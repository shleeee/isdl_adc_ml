==> flow/design.v <==
module prbs_gen_1b(
	input		arstb,		 
	input		rstb,		 
	input		clk,		 
	input		prbs_en,	 
	input		inv,		 
	input	[1:0]	ptrn_sel,	 
	output		out		 
	);
	reg	[30:0]	ptrn;
	always @(posedge clk or negedge arstb)
		begin
		if(!arstb)	ptrn <= 31'b010_1010_1010_1010_1010_1010_1010_1010;
		else if(!rstb)	ptrn <= 31'b010_1010_1010_1010_1010_1010_1010_1010;
		else
			begin
			if(prbs_en)
				begin
				case(ptrn_sel)
					2'b00 : ptrn <= {ptrn[30:7],(ptrn[0]^ptrn[1]),ptrn[6:1]};
					2'b01 : ptrn <= {ptrn[30:10],(ptrn[0]^ptrn[3]),ptrn[9:1]};
					2'b10 : ptrn <= {ptrn[30:15],(ptrn[0]^ptrn[1]),ptrn[14:1]};
					2'b11 : ptrn <= {(ptrn[0]^ptrn[3]),ptrn[30:1]};
					default : ptrn <= {(ptrn[0]^ptrn[3]),ptrn[30:1]};
				endcase
				end
			else	ptrn[0] <= ~ptrn[0];
			end
		end
	assign	out = inv ? ~ptrn[0] : ptrn[0];
endmodule
# Tool chain data of prbs_gen_1b
# What the tools print for prbs_gen_1b, step after step.
# Lines are those of the file above, counted from 1.
# Operators carry their Yosys type and port widths (W data, S select, Z words).
design:
  top_module: "prbs_gen_1b"
  clk_port: "clk"
  library: "sky130hd"
  lib_corner: "tt_025C_1v80"

# After elaboration
# Source: Yosys, flattened and elaborated, memories not mapped. Widths are those after wreduce. Registers that Yosys merges into a memory's read port (data or address) are not register bits. Print and check cells do not count. Equal cells are merged and count once.
op_classes:
  reduce_and_logical: 5
  bitwise: 3
  muxes: 7
  n_eq: 7
  cmp: 0
  add_sub_neg: 0
  div_mod_pow: 0
  mul: 0
  n_shift: 0
ops:
  columns: ["cell", "count"]
  rows:
  - ["$pmux W30 S4", 1]
  - ["$mux W30", 2]
  - ["$ne A2 B2 Y1 const B", 3]
  - ["$eq A2 B2 Y1 const B", 2]
  - ["$reduce_and A4 Y1", 1]
  - ["$reduce_or A4 Y1", 1]
  - ["$mux W1", 4]
  - ["$reduce_and A3 Y1", 1]
  - ["$xor A1 B1 Y1", 2]
  - ["$eq A2 B1 Y1 const B", 1]
  - ["$ne A2 B1 Y1 const B", 1]
  - ["$logic_not A2 Y1", 1]
  - ["$reduce_and A2 Y1", 1]
  - ["$not A1 Y1", 1]
word_totals:
  mem_bits_rw: 0
  ff_bits: 31
  clocked_rd_ports_x_width: 0
  n_memories: 0
  romBits: 0
  output_inout_bits: 1
  latch_bits: 0

# Logic depth
# Yosys ltp: most cells in a row. Word level: on the elaborated netlist, between registers, memories and ports. Mapped: between sequential cells and ports; inverters and the memories' decode and read muxes count.
depth:
  word_depth: 5
  ABC_AREA: 0
  mapped_depth: 5
  mapped_depth_nobuf: 3

# Netlist
# Source: synth_stat.txt of the flow (Yosys; design flattened, memories mapped). It holds for the ABC_AREA given above (unset counts as 0); a run with the other value may have another netlist.
# The area totals of this step are shown rounded.
by_type:
  columns: ["cell_type", "count"]
  rows:
  - ["sky130_fd_sc_hd__dfrtp_1", 16]
  - ["sky130_fd_sc_hd__dfstp_2", 15]
  - ["sky130_fd_sc_hd__nand2_1", 44]
  - ["sky130_fd_sc_hd__mux2i_1", 7]
  - ["sky130_fd_sc_hd__a21boi_0", 9]
  - ["sky130_fd_sc_hd__nand3_1", 11]
  - ["sky130_fd_sc_hd__xor2_1", 3]
  - ["sky130_fd_sc_hd__a21boi_2", 2]
  - ["sky130_fd_sc_hd__nor2b_1", 3]
  - ["sky130_fd_sc_hd__buf_4", 2]
  - ["sky130_fd_sc_hd__and2_1", 2]
  - ["sky130_fd_sc_hd__nand2_2", 2]
  - ["sky130_fd_sc_hd__nand2b_1", 2]
  - ["sky130_fd_sc_hd__buf_6", 1]
  - ["sky130_fd_sc_hd__clkbuf_1", 3]
  - ["sky130_fd_sc_hd__o21ai_0", 2]
  - ["sky130_fd_sc_hd__o2bb2ai_1", 1]
  - ["sky130_fd_sc_hd__o311ai_0", 1]
# Not listed: further types 9, cells in them 10.
mapped:
  buffers: 7
  cell_count: 136
  synth_area_um2: 1400
  ff_cells: 31
  seq_area_um2: 790

# Path before layout
# Path of least setup slack by OpenSTA after synthesis, without wires, with an ideal clock, recovery checks aside; 20% of the period is set as input and as output delay. Where synthesis merged equal registers, the netlist keeps one of their names.
synth_timing:
  path_kind: "reg-to-reg"
  startpoint: "register ptrn[1]"
  endpoint: "register ptrn[6]"
  t_arrival_ns: 0.945
  delay_ns: 1.081
  path_buffers: 0
  setup_time_ns: 0.136
  launch_ns: 0.000
  setup_slack_ns: 0.018
  stages: 4
  period_ns: 1.1
  synth_period_reached_ns: 1.082
# "delay_ns" = arrival - input delay + setup time.
# "stages" counts driving pins, that of a launching flip-flop among them; a cell with two outputs on the path counts twice.
# "synth_period_reached_ns" is the clock period less the worst setup slack; recovery checks do not enter. This is arithmetic on one report: input and output delays are still those of the set period (20% each).
# The rows between start and end are the longest chain of elaborated cells between them; the timing report does not say that the signal goes this way. Where chains are equally long, one stands for them.
# A line is the first line of the expression or statement that the cell stems from. Yosys adds cells for indexed reads and writes and turns some case tables into memories.
# At most two assigning lines are given for a register; there are more.
synth_via:
  path_cell_list: "sky130_fd_sc_hd__dfstp_2 > sky130_fd_sc_hd__xor2_1 > sky130_fd_sc_hd__o311ai_0 > sky130_fd_sc_hd__a21boi_0"
  elab_chain_cells: 4
synth_rtl:
  columns: ["element", "line_no", "rtl"]
  rows:
  - ["start: declaration", 10, "reg [30:0] ptrn;"]
  - ["start: assignment", 20, "2'b00 : ptrn <= {ptrn[30:7],(ptrn[0]^ptrn[1]),ptrn[6:1]};"]
  - ["start: assignment", 21, "2'b01 : ptrn <= {ptrn[30:10],(ptrn[0]^ptrn[3]),ptrn[9:1]};"]
  - ["$xor A1 B1 Y1", 20, null]
  - ["$pmux W30 S4", 19, "case(ptrn_sel)"]
  - ["$mux W30", 17, "if(prbs_en)"]
  - ["$mux W30", 14, "else if(!rstb) ptrn <= 31'b010_1010_1010_1010_1010_1010_1010_1010;"]
  - ["end: assignment", 20, null]
  - ["end: assignment", 21, null]
  - ["end: declaration", 10, null]

# Below are 2 stored runs of the flow (Yosys, OpenROAD; platform sky130hd) on prbs_gen_1b, each with its settings, unordered. Constraints: input delay and output delay 20% of the set period each, output load 0.01 pF.
runs:
  - name: "run 1"
    settings:
      period_ns: 1.46
      CORE_UTILIZATION: 66
      SETUP_SLACK_MARGIN: 0.1
      PLACE_DENSITY: 0.82
      HOLD_SLACK_MARGIN: 0.04
      CORE_ASPECT_RATIO: 0.58
      CELL_PAD_IN_SITES_DETAIL_PLACEMENT: 1
      TNS_END_PERCENT: 75
      CAP_MARGIN: 0
      MIN_ROUTING_LAYER: "met2"
      CORE_MARGIN: 2
      SLEW_MARGIN: 20
    outcome: "did not finish, placement stopped with DPL-0033"
  - name: "run 2"
    settings:
      period_ns: 2.37
      CORE_UTILIZATION: 71
      SETUP_SLACK_MARGIN: 0.13
      CORE_MARGIN: 5
      CELL_PAD_IN_SITES_DETAIL_PLACEMENT: 1
      TNS_END_PERCENT: 5
      GPL_ROUTABILITY_DRIVEN: 0
      SLEW_MARGIN: 5
      MIN_ROUTING_LAYER: "met1"
      CAP_MARGIN: 20
    outcome: "did not finish, placement stopped with DPL-0033"
